==> flow/design.v <==
module checked_fifo
# (parameter FIFO_DEPTH = 4,                             
             DATA_WIDTH = 17,                            
             PARITY     = 1'b1,                          
             P_BIT      = 1'b1                           
  )
  (input  logic                  clk, rst_n,
   input  logic                  valid_in, grant_in,
   output logic                  grant_out, valid_out,
   input  logic [DATA_WIDTH-1:0] data_in,
   output logic [DATA_WIDTH-1:0] data_out
  );
  logic pop_valid_out, pop_grant_in;
  fifo_top #(.FIFO_DEPTH(FIFO_DEPTH),
             .DATA_WIDTH(DATA_WIDTH)
            ) fifo_top_inst (
             .clk, .rst_n,
             .push_valid_in(valid_in), .pop_grant_in,
             .push_grant_out(grant_out), .pop_valid_out,
             .push_data_in(data_in), .pop_data_out(data_out)
            );
  parity_check #(.PARITY(PARITY),
                 .P_BIT(P_BIT),
                 .DATA_WIDTH(DATA_WIDTH)
                ) parity_check_inst (
                 .pop_valid_out, .grant_in,
                 .pop_grant_in, .valid_out,
                 .data_out
                );
endmodule: checked_fifo
module fifo_cu
# (parameter FIFO_DEPTH = 4,                             
             ADDR_WIDTH = $clog2(FIFO_DEPTH),            
             FIFO_SIZE  = $clog2(FIFO_DEPTH+1)           
  )
  (input  logic                  clk, rst_n,
   input  logic                  push_valid_in, pop_grant_in,
   output logic                  push_grant_out, pop_valid_out,
   output logic [ADDR_WIDTH-1:0] rd_addr, wr_addr        
  );
  typedef enum logic [1:0] {
    RESET  = 2'b00,
    EMPTY  = 2'b10,
    ACTIVE = 2'b11,
    FULL   = 2'b01
  } state_t;
  state_t                state, next_state;
  logic [ADDR_WIDTH-1:0] h_addr, next_h_addr;            
  logic [FIFO_SIZE-1:0]  fifo_size, next_fifo_size;      
  always_ff @ (posedge clk, negedge rst_n) begin
    if (!rst_n) begin
      h_addr    <= '0;
      fifo_size <= '0;
      state     <= RESET;
    end else begin
      h_addr    <= next_h_addr;
      fifo_size <= next_fifo_size;
      state     <= next_state;
    end
  end
  always_comb begin
    unique case (state)
      RESET: begin
        next_h_addr    = h_addr;
        next_fifo_size = fifo_size;
        next_state     = EMPTY;
      end
      EMPTY: begin
        next_h_addr      = h_addr;
        if (push_valid_in) begin                         
          next_fifo_size = fifo_size + 1;
          next_state     = ACTIVE;
        end else begin
          next_fifo_size = fifo_size;
          next_state     = EMPTY;
        end
      end
      ACTIVE: begin
        if (push_valid_in) begin
          if (pop_grant_in) begin                        
            next_h_addr    = h_addr + 1;
            next_fifo_size = fifo_size;
            next_state     = ACTIVE;
          end else begin                                 
            next_h_addr    = h_addr;
            next_fifo_size = fifo_size + 1;
            if (next_fifo_size == FIFO_DEPTH)            
              next_state   = FULL;
            else                                         
              next_state   = ACTIVE;
          end
        end else begin
          if (pop_grant_in) begin                        
            next_h_addr    = h_addr + 1;
            next_fifo_size = fifo_size - 1;
            if (next_fifo_size == 0)                     
              next_state   = EMPTY;
            else                                         
              next_state   = ACTIVE;
          end else begin                                 
            next_h_addr    = h_addr;
            next_fifo_size = fifo_size;
            next_state     = ACTIVE;
          end
        end
      end
      FULL: begin
        if (pop_grant_in) begin                          
          next_h_addr    = h_addr + 1;
          next_fifo_size = fifo_size - 1;
          next_state     = ACTIVE;
        end else begin
          next_h_addr    = h_addr;
          next_fifo_size = fifo_size;
          next_state     = FULL;
        end
      end
    endcase
  end
  always_comb begin
    {push_grant_out, pop_valid_out} = state;             
    rd_addr = h_addr;                                    
    wr_addr = h_addr + fifo_size;                        
  end
endmodule: fifo_cu
module fifo_mem
# (parameter FIFO_DEPTH = 4,                             
             DATA_WIDTH = 17,                            
             ADDR_WIDTH = $clog2(FIFO_DEPTH)             
  )
  (input  logic                  clk, en,                
   input  logic [ADDR_WIDTH-1:0] rd_addr, wr_addr,       
   input  logic [DATA_WIDTH-1:0] push_data_in,
   output logic [DATA_WIDTH-1:0] pop_data_out
  );
  logic [DATA_WIDTH-1:0] fifo [FIFO_DEPTH];              
  always @ (posedge clk)
    if (en) fifo[wr_addr] <= push_data_in;
  assign pop_data_out = fifo[rd_addr];
endmodule: fifo_mem
module fifo_top
# (parameter FIFO_DEPTH = 4,                             
             DATA_WIDTH = 17,                            
             ADDR_WIDTH = $clog2(FIFO_DEPTH)             
  )
  (input  logic                  clk, rst_n,
   input  logic                  push_valid_in, pop_grant_in,
   output logic                  push_grant_out, pop_valid_out,
   input  logic [DATA_WIDTH-1:0] push_data_in,
   output logic [DATA_WIDTH-1:0] pop_data_out
  );
  logic [ADDR_WIDTH-1:0] rd_addr, wr_addr;               
  logic                  en;                             
  fifo_mem #(.FIFO_DEPTH(FIFO_DEPTH),
             .DATA_WIDTH(DATA_WIDTH)
            ) fifo_mem_inst (
             .clk, .en,
             .rd_addr, .wr_addr,
             .push_data_in, .pop_data_out
            );
  fifo_cu #(.FIFO_DEPTH(FIFO_DEPTH)
           ) fifo_cu_inst (
            .clk, .rst_n, 
            .push_valid_in, .pop_grant_in, 
            .push_grant_out, .pop_valid_out, 
            .rd_addr, .wr_addr
           );
  assign en = push_valid_in & push_grant_out;
endmodule: fifo_top
module parity_check
# (parameter PARITY     = 1'b1,                          
             P_BIT      = 1'b1,                          
             DATA_WIDTH = 17                             
  )
  (input  logic                  pop_valid_out, grant_in,
   output logic                  pop_grant_in, valid_out,
   input  logic [DATA_WIDTH-1:0] data_out
  );
  logic data_odd;                                        
  assign data_odd = ^data_out;                           
  generate
    if (PARITY == 1'b1)                                  
      assign valid_out = ~data_odd & pop_valid_out;      
    else                                                 
      assign valid_out = data_odd & pop_valid_out;       
  endgenerate
  assign pop_grant_in = grant_in;
endmodule: parity_check
Tool chain data of checked_fifo
Tool output for the design above, in the order of the flow.
Line numbers count from 1 in the design file above.
Operators: Yosys type, input widths -> output width; for muxes data width and select width s.
Cell names lack the library's common part.
The mark -- stands for no value.

set-up
  design top = checked_fifo
  clock port = clk
  cell library = sky130hd
  library corner = tt_025C_1v80

Elaborated design
Counts by Yosys on the flattened word-level netlist (proc, flatten, opt, wreduce; memories kept). Register bits leave out memories and registers merged into their read ports (data or address). Print and check cells are left out. Cells with the same type and inputs are merged into one.
Memory sizes are those after Yosys's memory passes, which may raise the word count (mostly to a power of two), join words into wider ones and drop unused or constant bits.

bit counts
  bits of input ports = 21
  word-level cells = 45
  output and inout port bits = 19
  memory cells = 1
  bits in writable memories = 68
  bits in registers = 7

memory list
  name                              depth  width  rd ports  wr ports  line  RTL
  fifo_top_inst.fifo_mem_inst.fifo  4      17     1         1         136   logic [DATA_WIDTH-1:0] fifo [FIFO_DEPTH];

cells by class
  muxes and demuxes = 18
  bitwise operators = 5
  reductions and logical operators = 7
  add/sub/neg operators = 4
  eq/ne operators = 7

operators by type and width
  kind                 number
  $reduce_xor 17->1    1
  $mux 17              1
  $mux 2               7
  $mux 3               4
  $pmux 3 s3           1
  $pmux 2 s4           1
  $eq 2x2->1 const B   2
  $reduce_or 2->1      2
  $mux 1               4
  $not 1->1            3
  $add 3x1->3 const B  1
  $sub 3x1->3 const B  1
  $eq 3x3->1 const B   1
  $ne 3x3->1 const B   1
  $logic_not 3->1      1
  $reduce_and 3->1     1
  $and 1x1->1          2
  $add 2x1->2 const B  1
  $eq 2x1->1 const B   1
  $ne 2x1->1 const B   1
  $add 2x2->2          1
  $ne 2x2->1 const B   1
  $logic_not 2->1      1
  $reduce_and 2->1     1

Longest topological paths
Yosys ltp: most cells in a row. Word level: on the elaborated netlist, between registers, memories and ports. Mapped: between sequential cells and ports; inverters and the memories' decode and read muxes count.

logic depth
  word-level depth = 6
  ABC_AREA = 0
  gate-level depth with buffers = 7
  gate-level depth less buffers = 5

Mapped cells and area
Yosys stat after the flow's synthesis: flattened, memories mapped to cells. It holds for the ABC_AREA given above (unset counts as 0); a run with the other value may have another netlist.
The area totals of this step are shown rounded.

cell types
  cell type  number  total area (um^2)
  edfxtp_1   68      2.04E+03
  mux4_1     13      341.578
  dfrtp_1    7       175.168
  xnor2_1    16      140.134
  mux4_2     4       90.086
  ha_1       5       62.56
  xnor3_1    2       45.043
  xor2_1     3       26.275
  buf_12     1       20.019
  nand3_1    4       20.019
  nand2_1    5       18.768
  xnor2_2    1       16.266
  nor2_1     4       15.014
  buf_6      1       11.261
  a21oi_1    2       10.01
  buf_2      2       10.01
  mux2i_1    1       10.01
  nor3_1     2       10.01

Not listed: further types 7, cells in them 9.

mapped netlist
  mapped cells = 150
  buffer cells = 4
  sequential area = 2220 um^2
  flip-flop cells = 75
  mapped area = 3120 um^2

By module: a second synthesis without flattening, with its own total; a netlist apart from the flattened one above.

second synthesis, totals
  cells (unflattened synthesis) = 151
  area (unflattened synthesis) = 3120 um^2

Rows give one instance, submodules left out.

by module
  module                  instances  area (um^2)  seq. area (um^2)  cells
  fifo_mem                1          2520         2040              93
  fifo_cu (FIFO_DEPTH=4)  1          425          175               40
  parity_check            1          169          0.0               17
  fifo_top                1          6.3          0.0               1
  checked_fifo            1          0.0          0.0               0

Path before layout
Path of least setup slack by OpenSTA after synthesis, without wires, with an ideal clock, recovery checks aside; 20% of the period is set as input and as output delay. Where synthesis merged equal registers, the netlist keeps one of their names.

timing post-synthesis
  path kind = register -> register
  start point = register fifo_top_inst.fifo_cu_inst.h_addr[1]
  end point = memory fifo_top_inst.fifo_mem_inst.fifo[0][0]
  period = 2570 ps
  path buffers = 2
  time at the first pin = 0 ps
  path delay = 2676 ps
  data arrival time = 2264 ps
  setup time = 412 ps
  stages = 6
  data required time = 2158 ps
  path slack = -106 ps
  period reached after synthesis = 2676 ps

"path delay" is the arrival time less input delay plus setup time.
"stages": output pins that drive a net of the path, with the launching flip-flop's if there is one; two outputs of one cell count as two.
"period reached after synthesis" = period - worst setup slack (recovery checks aside). The figure is calculated, with input and output delays left at 20% of the set period.
The rows between start and end are the longest chain of elaborated cells between them; the timing report does not say that the signal goes this way. Where chains are equally long, one stands for them.
A line is the first line of the expression or statement that the cell stems from. Yosys adds cells for indexed reads and writes and turns some case tables into memories.

between the ends, post-synthesis
  cell sequence = dfrtp_1 buf_2 buf_2 xnor2_1 xnor2_1 nor3_1
  length of the longest elaborated chain = 2
  elaborated cells between the ends (all ways) = 2
  source lines of those cells = 2
  those cells by class = add/sub: 1; mux: 1

RTL lines, path post-synthesis
  item                line  RTL
  start: declaration  48    logic [ADDR_WIDTH-1:0] h_addr, next_h_addr;
  start: assignment   52    h_addr    <= '0;
  start: assignment   56    h_addr    <= next_h_addr;
  $add 2x2->2         123   wr_addr = h_addr + fifo_size;
  $mux 2              138   if (en) fifo[wr_addr] <= push_data_in;
  end: declaration    136   logic [DATA_WIDTH-1:0] fifo [FIFO_DEPTH];

Timing after layout
Path of least setup slack in the final report of flow run A (OpenROAD, finished layout, wires in). Where an end is a register, its clock arrival counts in the times.
The report prints the path's times to 10 ps; the period is as set.

timing post-layout
  path kind = register -> output
  start point = register fifo_top_inst.fifo_cu_inst.h_addr[0]
  end point = output valid_out
  time at the first pin = 330 ps
  period = 1980 ps
  path buffers = 2
  path slack = -980 ps
  stages = 8
  data arrival time = 2570 ps
  data required time = 1580 ps
  output delay = 400 ps

The rows between start and end are the longest chain of elaborated cells between them; the timing report does not say that the signal goes this way. Where chains are equally long, one stands for them.
The chain passes a memory read, where the word-level depth is cut; so it can be longer than that depth.

between the ends, post-layout
  cell sequence = dfrtp_2 buf_6 mux4_2 xor2_2 xnor2_1 xnor3_2 mux2i_4 buf_6
  length of the longest elaborated chain = 4
  elaborated cells between the ends (all ways) = 4
  source lines of those cells = 3
  those cells by class = logic: 2; reduce/logical: 1; memory: 1

RTL lines, path post-layout
  item                line  RTL
  start: declaration  48    logic [ADDR_WIDTH-1:0] h_addr, next_h_addr;
  start: assignment   52    h_addr    <= '0;
  start: assignment   56    h_addr    <= next_h_addr;
  $mem_v2 4x17        136   logic [DATA_WIDTH-1:0] fifo [FIFO_DEPTH];
  $reduce_xor 17->1   180   assign data_odd = ^data_out;
  $not 1->1           183   assign valid_out = ~data_odd & pop_valid_out;
  $and 1x1->1         183
  end: declaration    9     output logic                  grant_out, valid_out,

==> runs of checked_fifo <==
Stored flow runs of checked_fifo (2 of them; Yosys, OpenROAD, sky130hd). They differ in their settings and are not a sequence. Constraints: input delay and output delay 20% of the set period each, output load 0.01 pF.
By "achieved clock period" is meant the clock period of the run minus its worst setup slack. This is arithmetic on one report: input and output delays are still those of the set period (20% each).
Measured values are rounded.
Settings: . = not set for that run.

setting or result                                         flow run A  flow run B
period_ns                                                 1.98        2.98
CAP_MARGIN                                                20          20
CORE_MARGIN                                               2           2
CORE_UTILIZATION                                          40          33
SLEW_MARGIN                                               20          30
SETUP_SLACK_MARGIN                                        .           0.26
PLACE_DENSITY                                             .           0.77
HOLD_SLACK_MARGIN                                         .           0.16
ABC_AREA                                                  .           0
GPL_ROUTABILITY_DRIVEN                                    .           0
CTS_CLUSTER_DIAMETER                                      .           300
MAX_ROUTING_LAYER                                         .           met5
post-route setup TNS (ps)                                 -6520       -173
utilization after routing                                 0.57        0.443
achieved clock period (ps)                                2961        3153
area of the standard cells in the finished layout (um^2)  4360        4080
worst setup slack after layout (ps)                       -981        -173
full die area (um^2)                                      8520        10200
mapped cell area after synthesis (um^2)                   3120        3120
